==> flow/design.v <==
`timescale 1ns / 1ns
module seg_drive_4bit#(
	parameter	p_system_clk = 'd100_000_000
)(
	input	wire	clk,
	input	wire	rstn,
	input	wire	[31:0]	i_data,
	output	wire	[3:0]	o_seg_pos,
	output	wire	[7:0]	o_seg
);
localparam	p_seg_max = p_system_clk / 1000 - 1; 
reg	[19:0]	r_seg_pos_cnt;
reg	[3:0]	r_seg_pos;
reg	[7:0]	r_data;
reg	r_clear;
reg	[7:0]	r_seg;
assign	o_seg_pos = r_seg_pos;
assign	o_seg = r_seg;
always@(posedge clk or negedge rstn)
	if(rstn == 0)
		r_seg_pos_cnt <= #1 0;
	else if(r_seg_pos_cnt == p_seg_max)
		r_seg_pos_cnt <= #1 0;
	else
		r_seg_pos_cnt <= #1 r_seg_pos_cnt + 1;
always@(posedge clk or negedge rstn)
	if(rstn == 0)
		r_seg_pos <= #1 'b0001;
	else if(r_seg_pos_cnt == p_seg_max)
		r_seg_pos <= #1 {r_seg_pos[2:0], r_seg_pos[3]};
	else
		r_seg_pos <= #1 r_seg_pos;
always@(posedge clk or negedge rstn)
	if(rstn == 0)begin
		r_data <= #1 0;
		r_clear <= #1 0;
	end
	else if(r_seg_pos_cnt == p_seg_max - 2'd3)begin
		r_clear <= #1 1;
		r_data <= #1 0;
	end
	else if(r_seg_pos_cnt == p_seg_max)
		r_clear <= #1 0;
	else if(r_clear == 0)
		case(r_seg_pos)
			'b0001: r_data <= #1 i_data[7:0];
			'b0010: r_data <= #1 i_data[15:8];
			'b0100: r_data <= #1 i_data[23:16];
			'b1000: r_data <= #1 i_data[31:24];
			default: r_data <= #1 r_data; 
		endcase
	else
		r_data <= #1 r_data; 
always@(posedge clk or negedge rstn)
	if(rstn == 0)
		r_seg <= 'h00;
	else
		case(r_data)
			0: r_seg <= #1 'h00;
			"0": r_seg <= #1 'h3f;
			"1": r_seg <= #1 'h06;
			"2": r_seg <= #1 'h5b;
			"3": r_seg <= #1 'h4f;
			"4": r_seg <= #1 'h66;
			"5": r_seg <= #1 'h6d;
			"6": r_seg <= #1 'h7d;
			"7": r_seg <= #1 'h07;
			"8": r_seg <= #1 'h7f;
			"9": r_seg <= #1 'h6f;
			"A": r_seg <= #1 'h77;
			"B": r_seg <= #1 'h7c;
			"C": r_seg <= #1 'h39;
			"D": r_seg <= #1 'h5e;
			"E": r_seg <= #1 'h79;
			"F": r_seg <= #1 'h71;
		endcase
endmodule
; ---- Reports on seg_drive_4bit
; The steps from the RTL of seg_drive_4bit to its reports follow in flow order.
; Line numbers count from 1 in the design file above.
; Operators: Yosys type, input widths -> output width; for muxes data width and select width s.
; Cell names lack the library's common part.
; Not given: --
[inputs]
top_module = seg_drive_4bit
clock = clk
cell_library = sky130hd
pvt_corner = tt_025C_1v80

; ---- Elaborated design
; Counts by Yosys on the flattened word-level netlist (proc, flatten, opt, wreduce; memories kept). Register bits leave out memories and registers merged into their read ports (data or address). Print and check cells are left out. Cells with the same type and inputs are merged into one.
[classes]
muxes = 8
n_addsub = 1
reduce_logical = 5
equal = 24
[op_table]
columns = operator, n
row1 = $pmux 8 s17, 1
row2 = $eq 8x6->1 const B, 10
row3 = $eq 8x7->1 const B, 6
row4 = $eq 20x17->1 const B, 2
row5 = $pmux 8 s4, 1
row6 = $mux 8, 3
row7 = $add 20x1->20 const B, 1
row8 = $mux 20, 1
row9 = $reduce_bool 17->1, 1
row10 = $logic_not 8->1, 1
row11 = $reduce_bool 5->1, 1
row12 = $eq 4x1->1 const B, 1
row13 = $eq 4x2->1 const B, 1
row14 = $eq 4x3->1 const B, 1
row15 = $eq 4x4->1 const B, 1
row16 = $reduce_and 3->1, 1
row17 = $ne 2x1->1 const B, 1
row18 = $ne 2x2->1 const B, 1
row19 = $reduce_bool 2->1, 1
row20 = $mux 1, 2
[word_totals]
output_inout_bits = 12
in_bits = 34
wordCells = 43
register_bits = 41

; ---- Longest topological paths
; Yosys ltp: most cells in a row. Word level: on the elaborated netlist, between registers, memories and ports. Mapped: between sequential cells and ports; inverters and the memories' decode and read muxes count.
[logic_depth]
ltp_word = 5
abc_area = 0
ltp_mapped = 7
depth_no_buf = 6

; ---- Synthesis result
; The flow's flattened synthesis, as Yosys stat reports it; memories are mapped. The netlist is that of the ABC_AREA named above (0 if unset); the other value can give another one.
; Totals and module areas in this step are rounded.
[types]
columns = cell, n, type_area_um2
row1 = dfrtp_1, 39, 975.936
row2 = xnor2_1, 11, 96.342
row3 = a21oi_1, 17, 85.082
row4 = o21ai_0, 17, 85.082
row5 = nor2_1, 22, 82.579
row6 = a222oi_1, 8, 80.077
row7 = a22o_1, 8, 70.067
row8 = xor2_1, 8, 70.067
row9 = or3_1, 10, 62.56
row10 = a41o_1, 5, 50.048
row11 = nand3_1, 10, 50.048
row12 = nand2_1, 13, 48.797
row13 = nand4_1, 7, 43.792
row14 = clkbuf_1, 9, 33.782
row15 = mux2_2, 3, 33.782
row16 = dfstp_2, 1, 26.275
row17 = inv_1, 7, 26.275
row18 = nor4b_1, 3, 26.275
; Not listed: further types 35, cells in them 49.
[mapped]
mapped_area_um2 = 2340
flip_flops = 40
cells = 247
seqArea_um2 = 1000
n_buf = 15

; ---- Path before layout
; Path of least setup slack by OpenSTA after synthesis, without wires, with an ideal clock, recovery checks aside; 20% of the period is set as input and as output delay. Where synthesis merged equal registers, the netlist keeps one of their names.
[synth_timing]
path_kind = register to register
startpoint = register r_seg_pos[0]
endpoint = register r_data[5]
t_required_ps = 2172
period_ps = 2250
path_stages = 7
delay_ps = 2003
setup_slack_ps = 247
arrival_time_ps = 1925
setup_ps = 78
n_path_buf = 1
launch_ps = 0
synth_period_reached_ps = 2003
; "delay_ps" is the arrival time less input delay plus setup time.
; "path_stages": output pins that drive a net of the path, with the launching flip-flop's if there is one; two outputs of one cell count as two.
; "synth_period_reached_ps" is the clock period less the worst setup slack; recovery checks do not enter. This is arithmetic on one report: input and output delays are still those of the set period (20% each).
; Between the ends stands the longest chain of elaborated cells between them, by number of cells; it is not shown to be the way that was timed. Of several equally long chains one is given.
; Each line given opens the expression or statement behind the cell; cells for indexed reads and writes are added by Yosys, which also makes memories of some case tables.
; A register here has more assigning lines than the two given.
[synth_between]
cell_sequence = dfstp_2 -> inv_2 -> or4_1 -> a21o_1 -> buf_6 -> or3_1 -> a21oi_1
elab_chain_cells = 5
cells_between = 10
cone_lines = 4
cone_classes = eq/ne (4); mux (4); reduce/logical (2)
[synth_lines]
columns = item, line
row1 = "start, declared", 13  ; reg [3:0] r_seg_pos;
row2 = "start, assigned", 30  ; r_seg_pos <= #1 {r_seg_pos[2:0], r_seg_pos[3]};
row3 = "start, assigned", 32  ; r_seg_pos <= #1 r_seg_pos;
row4 = $eq 4x4->1, 45  ; case(r_seg_pos)
row5 = $pmux 8 s4, 45
row6 = $mux 8, 44  ; else if(r_clear == 0)
row7 = $mux 8, 42  ; else if(r_seg_pos_cnt == p_seg_max)
row8 = $mux 8, 38  ; else if(r_seg_pos_cnt == p_seg_max - 2'd3)begin
row9 = "end, assigned", 46  ; 'b0001: r_data <= #1 i_data[7:0];
row10 = "end, assigned", 47  ; 'b0010: r_data <= #1 i_data[15:8];
row11 = "end, declared", 14  ; reg [7:0] r_data;

; ---- Path in the finished layout
; Path of least setup slack in the final report of flow run 1 (OpenROAD, finished layout, wires in). Where an end is a register, its clock arrival counts in the times.
; The path's times are printed in steps of 10 ps; the period is the one set.
[layout_timing]
path_kind = register to register
startpoint = register r_seg_pos[2]
endpoint = register r_data[1]
setup_ps = 70
launch_ps = 280
t_required_ps = 3300
path_stages = 6
arrival_time_ps = 2520
setup_slack_ps = 780
period_ps = 3090
n_path_buf = 0
; Between the ends stands the longest chain of elaborated cells between them, by number of cells; it is not shown to be the way that was timed. Of several equally long chains one is given.
; A register here has more assigning lines than the two given.
[layout_between]
cell_sequence = dfrtp_1 -> nor2b_1 -> o311ai_4 -> a21o_1 -> or3_1 -> a21oi_1
elab_chain_cells = 5
cells_between = 10
cone_lines = 4
cone_classes = eq/ne (4); mux (4); reduce/logical (2)
[layout_lines]
columns = item, line
row1 = "start, declared", 13  ; reg [3:0] r_seg_pos;
row2 = "start, assigned", 30  ; r_seg_pos <= #1 {r_seg_pos[2:0], r_seg_pos[3]};
row3 = "start, assigned", 32  ; r_seg_pos <= #1 r_seg_pos;
row4 = $eq 4x4->1, 45  ; case(r_seg_pos)
row5 = $pmux 8 s4, 45
row6 = $mux 8, 44  ; else if(r_clear == 0)
row7 = $mux 8, 42  ; else if(r_seg_pos_cnt == p_seg_max)
row8 = $mux 8, 38  ; else if(r_seg_pos_cnt == p_seg_max - 2'd3)begin
row9 = "end, assigned", 46  ; 'b0001: r_data <= #1 i_data[7:0];
row10 = "end, assigned", 47  ; 'b0010: r_data <= #1 i_data[15:8];
row11 = "end, declared", 14  ; reg [7:0] r_data;

; Measured data: module seg_drive_4bit, platform sky130hd, 2 stored runs of the flow under differing settings, order arbitrary. Input and output delays are each 20% of the period that was set; the output load is 0.01 pF.
; "clock_period_reached_ps" means the clock period less the worst setup slack. The figure is calculated, with input and output delays left at 20% of the set period.
; By "worst_path_allowed_less_slack_ps" is meant the share of the clock period that the worst setup path is allowed (20% is reserved at inputs, 20% at outputs), minus its slack. Clock arrival times at its registers enter into it.
; "power.total_uw" is the tool's figure for a default switching activity; nothing was simulated.
; "worst_path_allowed_less_slack_ps" is given in steps of 10 ps.
; Results are given in rounded form.

[flow run 1: settings]
period_ns = 3.09
CORE_UTILIZATION = 26
PLACE_DENSITY_LB_ADDON = 0.15
CORE_MARGIN = 9
CELL_PAD_IN_SITES_DETAIL_PLACEMENT = 0
ABC_AREA = 0
CTS_CLUSTER_SIZE = 73
CAP_MARGIN = 5
SLEW_MARGIN = 30
[flow run 1: results]
synth_chip_area_um2 = 2340
dieArea_um2 = 12700
final_stdcell_area_um2 = 2940
util_pct = 33.7
setup_ws_ps = 783
fin_tns_ps = 0
power.total_uw = 935
clock_period_reached_ps = 2307
worst_path_allowed_less_slack_ps = 2310
worstPathKind = register to register

[flow run 2: settings]
period_ns = 4.03
CORE_UTILIZATION = 19
SETUP_SLACK_MARGIN = -0.1
PLACE_DENSITY_LB_ADDON = 0.17
CORE_MARGIN = 10
CELL_PAD_IN_SITES_GLOBAL_PLACEMENT = 1
ABC_AREA = 1
GPL_ROUTABILITY_DRIVEN = 1
CTS_CLUSTER_DIAMETER = 211
SLEW_MARGIN = 35
CAP_MARGIN = 20
[flow run 2: results]
synth_chip_area_um2 = 2700
dieArea_um2 = 19400
final_stdcell_area_um2 = 3500
util_pct = 25.2
setup_ws_ps = 1740
fin_tns_ps = 0
power.total_uw = 904
clock_period_reached_ps = 2289
worst_path_allowed_less_slack_ps = 1480
worstPathKind = register to output
