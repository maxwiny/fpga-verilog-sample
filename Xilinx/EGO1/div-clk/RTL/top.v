==> flow/design.v <==
`timescale 1ns / 1ns
module div_clk(
	input	wire	clk,
	input	wire	rstn,
	input	wire	[15:0]	i_div_num,
	input	wire	i_sw,
	output	wire	o_div_clk
);
reg	[15:0]	r_div_cnt;
reg	[15:0]	r_div_cnt1;
reg	r_clk_a;
reg	r_clk_b;
wire	w_div_type;	 
assign w_div_type = i_div_num[0];
assign o_div_clk = r_clk_a | r_clk_b;
always@(posedge clk or negedge rstn)
	if(rstn == 0)begin
		r_div_cnt <= #1 0;
	end else if(i_sw == 1)begin
		if(r_div_cnt == i_div_num - 1) r_div_cnt <= #1 0;
		else r_div_cnt <= #1 r_div_cnt + 'd1;
	end else begin
		r_div_cnt <= #1 0;
	end
always@(negedge clk or negedge rstn)
	if(rstn == 0)begin
		r_div_cnt1 <= #1 0; 
	end else if(i_sw == 1 && w_div_type == 1)begin
		if(r_div_cnt1 == i_div_num - 1) r_div_cnt1 <= #1 0;
		else r_div_cnt1 <= #1 r_div_cnt1 + 'd1;
	end else r_div_cnt1 <= #1 0;
always@(posedge clk or negedge rstn)
	if(rstn == 0)begin
		r_clk_a <= #1 1'b0;
	end else if(w_div_type == 0 && i_sw == 1)begin
		if(r_div_cnt == i_div_num/2 - 1) r_clk_a <= #1 ~r_clk_a;
		else r_clk_a <= #1 r_clk_a;
	end  else if(w_div_type == 1 && i_sw == 1)begin
		if(r_div_cnt == i_div_num - 1) r_clk_a <= #1 1;
		else if(r_div_cnt == (i_div_num - 1'b1)/2 - 1) r_clk_a <= #1 1'b0;
	end else r_clk_a <= #1 1'b0;
always@(negedge clk or negedge rstn)
	if(rstn == 0)begin
		r_clk_b <= #1 1'b0;
	end else if(w_div_type == 1 && i_sw == 1)begin
		if(r_div_cnt1 == i_div_num - 1) r_clk_b <= #1 1;
		else if(r_div_cnt1 == (i_div_num - 1'b1)/2 - 1) r_clk_b <= #1 1'b0;
	end else begin
		r_clk_b <= #1 1'b0;
	end
endmodule
`timescale 1ns / 1ps
module key#(
	parameter	p_system_clk = 'd100_000_000
)(
	input	wire	clk,
	input	wire	rstn,
	input	wire	[1:0]	i_key,
	output	reg	o_key_val,
	output	reg	[1:0]	o_key
);
reg	[1:0]	r_key_buf;
reg	[1:0]	r_state;
reg	[19:0]	r_delay_cnt;
localparam	l_idle = 'b0;
localparam	l_delay_20ms = 'b1;
localparam	l_out = 'b10;
localparam p_delay_max = p_system_clk / 100 - 1;
always@(posedge clk or negedge rstn)
	if(rstn == 0)begin
		r_key_buf <= #1 'b0;
	end else begin
		r_key_buf <= #1 i_key;
	end
always@(posedge clk or negedge rstn)
	if(rstn == 0)begin
		r_delay_cnt <= #1 0;
	end else if(r_state == l_delay_20ms)begin
		if(r_delay_cnt == p_delay_max)begin
			r_delay_cnt <= #1 0;
		end else begin
			r_delay_cnt <= #1 r_delay_cnt + 'b1;
		end
	end else begin
		r_delay_cnt <= #1 'b0;
	end
always@(posedge clk or negedge rstn)
	if(rstn == 0)begin
		r_state <= #1 l_idle;
		o_key_val <= #1 1'b0;
		o_key <= #1 'b0;
	end else begin
		case(r_state)
			l_idle:begin
				if(r_key_buf != i_key)begin
					r_state <= #1 l_delay_20ms;
				end else begin
					r_state <= #1 l_idle;
				end
				o_key_val <= #1 1'b0;
			end
			l_delay_20ms:begin
				if(r_delay_cnt == p_delay_max) r_state <= l_out;
				else r_state <= #1 l_delay_20ms;
			end
			l_out:begin
				r_state <= #1 l_idle;
				o_key <= #1 i_key;
				o_key_val <= #1 1;
			end
		endcase
	end
endmodule
`timescale 1ns / 1ns
module top(
	input	wire	clk,
	input	wire	rst,
	input	wire	[1:0]	i_key,
	input	wire	i_sw,
	output	wire	o_div_clk
);
reg	[15:0]	r_div_num;
wire	w_key_val;
wire	[1:0]	w_key;
wire	rstn;
assign rstn = ~rst;
key key_inst(
	.clk(clk),
	.rstn(rstn),
	.i_key(i_key),
	.o_key_val(w_key_val),
	.o_key(w_key)
);
div_clk div_inst(
	.clk(clk),
	.rstn(rstn),
	.i_div_num(r_div_num),
	.i_sw(i_sw),
	.o_div_clk(o_div_clk)
);
always@(posedge clk or negedge rstn)
	if(rstn == 0)begin
		r_div_num <= #1 'd200;
	end else if(w_key_val == 1)begin
		case(w_key)
			'b01: r_div_num <= #1 r_div_num + 'd100;
			'b10: r_div_num <= #1 r_div_num - 'd100;
		endcase
	end
endmodule
# Tool chain data of top
# Tool output for the design above, in the order of the flow.
# Lines are those of the file above, counted from 1.
# Operators: Yosys type, input widths -> output width; for muxes data width and select width s.
# Library cell names are shortened.
# Not given: --
# design
top_module,top
clk_port,clk
library,sky130hd
pvt_corner,tt_025C_1v80

# Word-level counts
# Yosys after proc, flatten, opt, wreduce and memory -nomap, before mapping. Memory bits, and registers merged into a memory's read port (data or address), are not among the register bits. Print and check cells are not counted.
# word_totals
regBits,77
out_inout_bits,1
# op_classes
n_addsub,9
n_eq,14
muxes,19
n_logic,3
reduce_logical,8
# op_table
cell,n
$eq 16x32->1,5
$mux 16,4
$mux 20,2
$sub 16x1->17 const B,2
$add 16x1->16 const B,2
$sub 31x1->32 const B,1
$pmux 16 s2,1
$add 20x1->20 const B,1
$eq 20x20->1 const B,1
$sub 15x1->16 const B,1
$add 16x7->16 const B,1
$sub 16x7->16 const B,1
$mux 1,9
$pmux 2 s3,1
$eq 2x1->1 const B,2
$eq 2x2->1 const B,2
$reduce_and 2->1,2
$reduce_bool 2->1,2
$ne 4x3->1 const B,1
$ne 3x3->1 const B,1
$reduce_bool 3->1,1
$logic_and 1x1->1,2
$not 1->1,2
$ne 2x2->1,1
$ne 2x2->1 const B,1
$logic_not 2->1,1
$pmux 1 s2,1
$mux 2,1
$or 1x1->1,1

# Logic depth
# Longest topological path by Yosys (ltp), each cell counted once; first at word level (registers and memories cut), then after technology mapping (sequential cells cut; the memories' decode and read muxes count).
# depth
word_depth,7
ABC_AREA,0
mapped_depth,12
depth_no_buf,11

# Synthesis result
# The flow's flattened synthesis, as Yosys stat reports it; memories are mapped. The netlist is that of the ABC_AREA named above (0 if unset); the other value can give another one.
# synth_totals
mapped_cells,460
yosys_area_um2,4063.9
sequential_area_um2,1481.4
ffs,59
# types
cell_type,n
dfrtp_1,55
xnor2_1,40
xor2_1,30
nor2_1,58
ha_1,16
nand3_1,25
nand2_1,29
dfstp_2,4
clkbuf_1,22
o21ai_0,16
inv_1,18
a21oi_1,13
and3_1,10
nor3_1,12
o31ai_1,8
nor2b_1,9
o21a_1,7
mux2i_1,5
# Not listed: further types 44, cells in them 83.
# The figures by module come from a second, unflattened synthesis with its own total; it is not the netlist above.
# unflattened
cells_unflattened,774
area_unflattened_um2,6578.8
# Rows give one instance, submodules left out.
# modules
module,n_inst,cells,area_um2,mod_seq_area_um2
div_clk,1,487,3916.3,850.8
top,1,167,1367.6,354.1
key,1,120,1295.0,701.9

# Below are 2 stored runs of the flow (Yosys, OpenROAD; platform sky130hd) on top, each with its settings and what was measured, unordered. Constraints: input delay and output delay 20% of the set period each, output load 0.01 pF.
# "achieved_period_ps" is the run's clock period less its worst setup slack. It is reckoned from that one timing run; input and output delays stay at 20% of the period that was set.
# By "critical_path_time_ps" is meant the share of the clock period that the worst setup path is allowed (20% is reserved at inputs, 20% at outputs), minus its slack. Clock arrival times at its registers enter into it.
# "fin_power_w" is the tool's figure for a default switching activity; nothing was simulated.
# "critical_path_time_ps" is known to 10 ps.
# A setting shown as n/a is not set for that run.
name,run 1,run 2
period_ns,2.64,3.45
CORE_UTILIZATION,49,57
SETUP_SLACK_MARGIN,-0.1,n/a
PLACE_DENSITY_LB_ADDON,0.29,n/a
CORE_ASPECT_RATIO,1.38,n/a
CELL_PAD_IN_SITES_GLOBAL_PLACEMENT,0,n/a
CELL_PAD_IN_SITES_DETAIL_PLACEMENT,1,n/a
TNS_END_PERCENT,100,n/a
CTS_CLUSTER_SIZE,19,n/a
CTS_CLUSTER_DIAMETER,196,n/a
CAP_MARGIN,40,20
SLEW_MARGIN,5,20
CORE_MARGIN,2,2
final_stdcell_area_um2,5131.2,4380.4
synth_area_um2,4063.9,4063.9
achieved_period_ps,2914,3135
final_util_frac,0.63,0.641
critical_path_time_ps,2910,3130
path_kind,reg-to-reg,reg-to-reg
hold_ws_ps,486,483
tns_ps,-4253,0
worstSetupSlack_ps,-274,315
fin_power_w,0.002308,0.001459
final_die_area_um2,9047.6,7820.8
