==> flow/design.v <==
`timescale 1ns / 1ns
module uart_echo(
	input	wire	clk,
	input	wire	rstn,
	input	wire	rxd,
	output	wire	txd
);
reg	r_tx_en;
wire	[7:0]	w_data; 
wire	w_tx_done;
wire	w_rx_done;
always@(posedge clk or negedge rstn)
	if(rstn == 0)
		r_tx_en <= #1 0;
	else if(w_rx_done == 1)
		r_tx_en <= #1 1;
	else if(w_tx_done == 1)
		r_tx_en <= #1 0;
	else
		r_tx_en <= #1 r_tx_en;
uart_tx tx_inst1(
	.clk(clk),
	.rstn(rstn),
	.en(r_tx_en),
	.data(w_data),
	.done(w_tx_done),
	.txd(txd)
);
uart_rx	rx_inst1(
	.clk(clk),
	.rstn(rstn),
	.rxd(rxd),
	.done(w_rx_done),
	.data(w_data)
);
endmodule
`timescale 1ns / 1ns
module uart_rx#(
	parameter	p_sys_clk = 'd50_000_000,
	parameter	p_baud_rate = 'd115200
)(
	input	wire	clk,
	input	wire	rstn,
	input	wire	rxd,
	output	reg	done,
	output	reg	[7:0]	data
);
localparam	l_baud_max = (p_sys_clk / p_baud_rate / 16);
reg	[1:0]	r_uart_rx_buf;
reg	en;
reg	[15:0]	baud_cnt;
reg	[7:0]	bps_cnt;
reg	[2:0]	r_data[7:0];
reg	[2:0]	sta_bit;
reg	[2:0]	sto_bit;
wire	nedge_rx_start;
wire	bps_clk_16x = (baud_cnt == l_baud_max / 2);
assign	nedge_rx_start = (r_uart_rx_buf == 2'b10);
always@(posedge	clk or negedge rstn)
	if(rstn == 0) 
		r_uart_rx_buf <= #1 2'b00;
	else begin
		r_uart_rx_buf[0] <= #1 rxd;
		r_uart_rx_buf[1] <= #1 r_uart_rx_buf[0];
	end
always@(posedge clk or negedge rstn)
	if(rstn == 0)
		en <= #1 0;
	 else if(nedge_rx_start == 1)
	 	en <= #1 1;
	 else if(sta_bit[2] == 1 || bps_cnt == 159)
	 	en <= #1 0;
always@(posedge clk or negedge rstn)
	if(rstn == 0)begin
		baud_cnt <= #1 0;
	end else if(en == 1)begin
		if(baud_cnt == l_baud_max - 1)begin
			baud_cnt <= #1 0;
		end else begin
			baud_cnt <= #1 baud_cnt + 'd1;
		end
	end else begin
		baud_cnt <= #1 0;
	end
always@(posedge clk or negedge rstn)
	if(rstn == 0)begin
		bps_cnt <= #1 0;
	end else if(en == 1)begin
		if(bps_clk_16x == 1)
			if(bps_cnt == 159)begin
				bps_cnt <= #1 0;
			end else begin
				bps_cnt <= #1 bps_cnt + 'd1;
			end
	end else begin
		bps_cnt <= #1 0;
	end
always@(posedge clk or negedge rstn)
	if(rstn == 0)begin
		sta_bit <= #1 0;
		r_data[0] <= #1 0;
		r_data[1] <= #1 0;
		r_data[2] <= #1 0;
		r_data[3] <= #1 0;
		r_data[4] <= #1 0;
		r_data[5] <= #1 0;
		r_data[6] <= #1 0;
		r_data[7] <= #1 0;
		sto_bit <= #1 0;
	end else if(en) 
		if(bps_clk_16x)
			case(bps_cnt)
				0:	begin
					sta_bit <= #1 0;
					r_data[0] <= #1 0;
					r_data[1] <= #1 0;
					r_data[2] <= #1 0;
					r_data[3] <= #1 0;
					r_data[4] <= #1 0;
					r_data[5] <= #1 0;
					r_data[6] <= #1 0;
					r_data[7] <= #1 0;
					sto_bit <= #1 0;
					end
				5,6,7,8,9,10,11: sta_bit <= #1 sta_bit + rxd; 
				21,22,23,24,25,26,27: r_data[0] <= #1 r_data[0] + rxd; 
				37,38,39,40,41,42,43: r_data[1] <= #1 r_data[1] + rxd; 
				53,54,55,56,57,58,59: r_data[2] <= #1 r_data[2] + rxd; 
				69,70,71,72,73,74,75: r_data[3] <= #1 r_data[3] + rxd; 
				85,86,87,88,89,90,91: r_data[4] <= #1 r_data[4] + rxd; 
				101,102,103,104,105,106,107: r_data[5] <= #1 r_data[5] + rxd; 
				117,118,119,120,121,122,123: r_data[6] <= #1 r_data[6] + rxd; 
				133,134,135,136,137,138,139: r_data[7] <= #1 r_data[7] + rxd; 
				149,150,151,152,153,154,155: sto_bit <= #1 sto_bit + rxd; 
			endcase
always@(posedge clk or negedge rstn)
	if(rstn == 0)
		data <= 8'h00;
	else if(bps_cnt == 159)begin
		data[0] <= #1 r_data[0][2];
		data[1] <= #1 r_data[1][2];
		data[2] <= #1 r_data[2][2];
		data[3] <= #1 r_data[3][2];
		data[4] <= #1 r_data[4][2];
		data[5] <= #1 r_data[5][2];
		data[6] <= #1 r_data[6][2];
		data[7] <= #1 r_data[7][2];
	end
always@(posedge clk or negedge rstn)
	if(rstn == 0)
		done <= #1 0;
	else if(bps_cnt == 159)
		done <= #1 1;
	else
		done <= #1 0;
endmodule
`timescale 1ns / 1ns
module uart_tx#(
	parameter	p_sys_clk = 'd50_000_000,
	parameter	p_baud = 'd115200
)(
	input	wire	clk,
	input	wire	rstn,
	input	wire	en,
	input	wire	[7:0]	data,
	output	reg	done,
	output	reg	txd
);
localparam	l_baud_max = p_sys_clk / p_baud - 1;
reg	[19:0]	baud_cnt;
reg	[3:0]	bps_cnt; 
always@(posedge clk or negedge rstn)
	if(rstn == 0)begin
		baud_cnt <= #1 0;
	end else if(en == 1)begin
		if(baud_cnt == l_baud_max)begin
			baud_cnt <= #1 0;
		end else begin
			baud_cnt <= #1 baud_cnt + 'd1;
		end
	end else begin
		baud_cnt <= #1 0;
	end
always@(posedge clk or negedge rstn)
	if(rstn == 0)begin
		bps_cnt <= #1 0;
	end else if(en == 1)begin
		if(baud_cnt == 1)begin
			if(bps_cnt == 'd11)begin
				bps_cnt <= #1 0;
			end else begin
				bps_cnt <= #1 bps_cnt + 'd1;
			end
		end
	end else begin
		bps_cnt <= #1 0;
	end
always@(posedge clk or negedge rstn)
	if(rstn == 0)begin
		txd <= #1 1;
		done <= #1 0;
	end else case(bps_cnt)
		'd0: done <= #1 0;
		'd1: txd <= #1 0;
		'd2: txd <= #1 data[0];
		'd3: txd <= #1 data[1];
		'd4: txd <= #1 data[2];
		'd5: txd <= #1 data[3];
		'd6: txd <= #1 data[4];
		'd7: txd <= #1 data[5];
		'd8: txd <= #1 data[6];
		'd9: txd <= #1 data[7];
		'd10: txd <= #1 1;
		'd11: 	begin
			txd <= #1 1;
			done <= #1 1;
			end
		default: txd <= #1 1;
	endcase
endmodule
Reports on uart_echo:

The steps from the RTL of uart_echo to its reports follow in flow order.
Lines are those of the file above, counted from 1.
Operators: Yosys type, input widths -> output width; for muxes data width and select width s.
Library cell names are shortened.
Not given: --

* design top: uart_echo
* clock: clk
* library: sky130hd
* corner: tt_025C_1v80

Word level:

Yosys after proc, flatten, opt, wreduce and memory -nomap, before mapping. Print and check cells are not counted. Equal cells are merged and count once.

* reductions and logical operators: 33
* equality and inequality tests: 81
* mux-type cells: 26
* add/subtract/negate cells: 13

Operators by type and width (number)
* $eq 8x7->1 const B: 28
* $eq 8x6->1 const B: 14
* $eq 8x8->1 const B: 8
* $reduce_or 7->1: 9
* $eq 8x5->1 const B: 7
* $pmux 3 s2: 9
* $mux 20: 2
* $eq 8x4->1 const B: 4
* $mux 16: 2
* $add 3x1->3: 9
* $reduce_and 3->1: 9
* $reduce_bool 2->1: 12
* $eq 8x3->1 const B: 3
* $mux 8: 3
* $add 20x1->20 const B: 1
* $eq 20x1->1 const B: 1
* $eq 20x9->1 const B: 1
* $add 16x1->16 const B: 1
* $eq 16x4->1 const B: 1
* $eq 16x5->1 const B: 1
* $eq 4x3->1 const B: 4
* $eq 4x4->1 const B: 3
* $mux 4: 3
* $pmux 1 s10: 1
* $eq 4x2->1 const B: 2
* $add 8x1->8 const B: 1
* $logic_not 8->1: 1
* $mux 1: 5

Other operator kinds: 8; their cells: 8.

* elaborated cells: 180
* register bits after elaboration: 90
* output and inout port bits: 1

Depth:

Depth = most cells in a row (Yosys ltp): at word level without a register or memory, in the mapped netlist without a sequential cell, where the memories' decode and read muxes count.

* word-level depth: 4
* ABC_AREA: 0
* gate-level depth with buffers: 9
* mapped depth without buffers: 7

After synthesis:

Yosys stat after the flow's synthesis: flattened, memories mapped to cells. It holds for the ABC_AREA given above (unset counts as 0); a run with the other value may have another netlist.

* synthesis area: 4812.1 µm²
* mapped flip-flops: 90
* cell count: 498

Cells by type
* dfrtp_1: number 89, total area 2.23E+03 µm²
* ha_1: number 31, total area 387.872 µm²
* nand2_1: number 71, total area 266.506 µm²
* mux2i_1: number 22, total area 220.211 µm²
* xnor2_1: number 25, total area 218.96 µm²
* nor2_1: number 46, total area 172.666 µm²
* inv_1: number 38, total area 142.637 µm²
* o21ai_0: number 18, total area 90.086 µm²
* nand4_1: number 13, total area 81.328 µm²
* nand3_1: number 16, total area 80.077 µm²
* xor2_1: number 9, total area 78.826 µm²
* or3_1: number 11, total area 68.816 µm²
* nor3_1: number 12, total area 60.058 µm²
* nor4_1: number 9, total area 56.304 µm²
* a21oi_1: number 10, total area 50.048 µm²
* clkbuf_1: number 13, total area 48.797 µm²
* nand2b_1: number 7, total area 43.792 µm²
* nor4_4: number 2, total area 42.541 µm²

Other cell types: 33; their cells: 56.
The figures by module come from a second, unflattened synthesis with its own total; it is not the netlist above.

* cell total of the unflattened synthesis: 499
* area (unflattened synthesis): 4817.1 µm²

Rows give one instance, submodules left out.

By module
* uart_rx: times used 1, area 3338.2 µm², cells 343
* uart_tx: times used 1, area 1442.6 µm², cells 153
* uart_echo: times used 1, area 36.3 µm², cells 3

Timing after synthesis:

OpenSTA on the mapped netlist: ideal clock, no wires. The path of least setup slack (recovery checks aside). Input and output delay are each 20% of the period. Register names are those of the netlist, which keeps one name where synthesis merged equal registers.

* kind: reg-to-reg
* start: reg rx_inst1.baud_cnt[6]
* end: reg rx_inst1.r_data[3][0]
* data arrival time: 1.989 ns
* setup time: 0.079 ns
* data required time: 2.061 ns
* path buffers: 1
* stages: 7
* delay of the path: 2.068 ns
* setup slack: 0.071 ns
* time at the first pin: 0.000 ns
* period: 2.14 ns
* synthesis period reached: 2.069 ns

"delay of the path" = arrival - input delay + setup time.
"stages" counts driving pins, that of a launching flip-flop among them; a cell with two outputs on the path counts twice.
"synthesis period reached" is the clock period less the worst setup slack; recovery checks do not enter. This is arithmetic on one report: input and output delays are still those of the set period (20% each).
Between the ends stands the longest chain of elaborated cells between them, by number of cells; it is not shown to be the way that was timed. Of several equally long chains one is given.
A line is the first line of the expression or statement that the cell stems from. Yosys adds cells for indexed reads and writes and turns some case tables into memories.
A register here has more assigning lines than the two given.

* cell sequence: dfrtp_1 nor4_4 nand3_2 or4_1 buf_6 nor3_4 mux2i_1
* length of the longest elaborated chain: 2
* elaborated cells on any way between the ends: 2
* RTL lines with such cells: 1
* classes of those cells: eq/ne (1); reduce/logical (1)

RTL lines, path after synthesis
* from (decl): line 51 `reg [15:0] baud_cnt;`
* from (assign): line 75 `baud_cnt <= #1 0;`
* from (assign): line 80 `baud_cnt <= #1 baud_cnt + 'd1;`
* $eq 16x4->1: line 57 `wire bps_clk_16x = (baud_cnt == l_baud_max / 2);`
* $reduce_and 3->1
* to (assign): line 104 `r_data[3] <= #1 0;`
* to (assign): line 129 `69,70,71,72,73,74,75: r_data[3] <= #1 r_data[3] + rxd;`
* to (decl): line 53 `reg [2:0] r_data[7:0];`

Worst path after layout:

From the final timing report of run 1: the path of least setup slack in the routed layout; clock arrival at registers is part of the times.

* kind: reg-to-reg
* start: reg rx_inst1.bps_cnt[0]
* end: reg rx_inst1.r_data[4][2]
* period: 2.13 ns
* data required time: 2.40 ns
* setup time: 0.07 ns
* setup slack: -0.04 ns
* time at the first pin: 0.34 ns
* path buffers: 1
* stages: 9
* data arrival time: 2.45 ns

Between the ends stands the longest chain of elaborated cells between them, by number of cells; it is not shown to be the way that was timed. Of several equally long chains one is given.
A register here has more assigning lines than the two given.

* cell sequence: dfrtp_1 inv_1 ha_1 nor2b_1 a2bb2oi_1 or4_4 buf_4 nor3_4 mux2i_1
* length of the longest elaborated chain: 4
* elaborated cells on any way between the ends: 12
* RTL lines with such cells: 1
* classes of those cells: eq/ne (7); mux (1); reduce/logical (4)

RTL lines, path after layout
* from (decl): line 52 `reg [7:0] bps_cnt;`
* from (assign): line 87 `bps_cnt <= #1 0;`
* from (assign): line 93 `bps_cnt <= #1 bps_cnt + 'd1;`
* $eq 8x7->1: line 112 `case(bps_cnt)`
* $reduce_or 7->1: line 112
* $reduce_bool 2->1
* $reduce_and 3->1
* to (assign): line 105 `r_data[4] <= #1 0;`
* to (assign): line 130 `85,86,87,88,89,90,91: r_data[4] <= #1 r_data[4] + rxd;`
* to (decl): line 53 `reg [2:0] r_data[7:0];`

Lab notebook: uart_echo

Settings and measured results of 2 stored flow runs for module uart_echo (sky130hd), not sorted in any way. The constraints put input and output delay at 20% of the set period each and load the outputs with 0.01 pF.
"critical setup path time" means the part of the period allowed to the worst setup path (the constraints hold back 20% at inputs and 20% at outputs) less its slack; where the path has registers, the arrival times of their clocks count too.

### Run 1

==> flow/run.sh <==
#!/bin/bash
# the make line also repeats the synthesis and layout settings of config.mk as NAME=value (left out here)
make -C /OpenROAD-flow-scripts/flow DESIGN_CONFIG=/design/flow/config.mk WORK_HOME=/design/flow/orfs CLKGATE_MAP_FILE= finish
==> flow/config.mk <==
export PLATFORM = sky130hd
export DESIGN_NAME = uart_echo
export DESIGN_NICKNAME = uart_echo
export VERILOG_FILES = /design/flow/design.v
export SDC_FILE = /design/flow/constraint.sdc
export NUM_CORES = 4
export LEC_CHECK = 0
export CAP_MARGIN = 0
export CORE_ASPECT_RATIO = 0.61
export CORE_MARGIN = 5
export CORE_UTILIZATION = 21
export MIN_ROUTING_LAYER = met2
export PLACE_DENSITY = 0.67
export SLEW_MARGIN = 20
export TNS_END_PERCENT = 55
==> flow/constraint.sdc <==
create_clock -name core_clock -period 2.13 [get_ports {clk}]
set_input_delay 0.4260 -clock core_clock [delete_from_list [all_inputs] [get_ports {clk}]]
set_output_delay 0.4260 -clock core_clock [all_outputs]
set_load 0.01 [all_outputs]

Results of run 1:
- Area of the synthesized netlist: 4812.1 µm²
- Die footprint: 26135.2 µm²
- Std-cell area (final layout): 5813.1 µm²
- Lowest setup slack: -0.043 ns
- Critical setup path time: 2.17 ns
- Critical path type: reg-to-reg

### Run 2

==> flow/run.sh <==
#!/bin/bash
# the make line also repeats the synthesis and layout settings of config.mk as NAME=value (left out here)
make -C /OpenROAD-flow-scripts/flow DESIGN_CONFIG=/design/flow/config.mk WORK_HOME=/design/flow/orfs CLKGATE_MAP_FILE= finish
==> flow/config.mk <==
export PLATFORM = sky130hd
export DESIGN_NAME = uart_echo
export DESIGN_NICKNAME = uart_echo
export VERILOG_FILES = /design/flow/design.v
export SDC_FILE = /design/flow/constraint.sdc
export NUM_CORES = 4
export LEC_CHECK = 0
export CAP_MARGIN = 20
export CELL_PAD_IN_SITES_GLOBAL_PLACEMENT = 1
export CORE_ASPECT_RATIO = 1.56
export CORE_MARGIN = 7
export CORE_UTILIZATION = 67
export CTS_CLUSTER_DIAMETER = 164
export GPL_ROUTABILITY_DRIVEN = 0
export MAX_ROUTING_LAYER = met4
export PLACE_DENSITY_LB_ADDON = 0.1
export SETUP_SLACK_MARGIN = -0.08
export SLEW_MARGIN = 20
export TNS_END_PERCENT = 55
==> flow/constraint.sdc <==
create_clock -name core_clock -period 3.04 [get_ports {clk}]
set_input_delay 0.6080 -clock core_clock [delete_from_list [all_inputs] [get_ports {clk}]]
set_output_delay 0.6080 -clock core_clock [all_outputs]
set_load 0.01 [all_outputs]

Results of run 2:
- Area of the synthesized netlist: 4812.1 µm²
- Die footprint: 9809.7 µm²
- Std-cell area (final layout): 5137.4 µm²
- Lowest setup slack: 0.701 ns
- Critical setup path time: 2.34 ns
- Critical path type: reg-to-reg
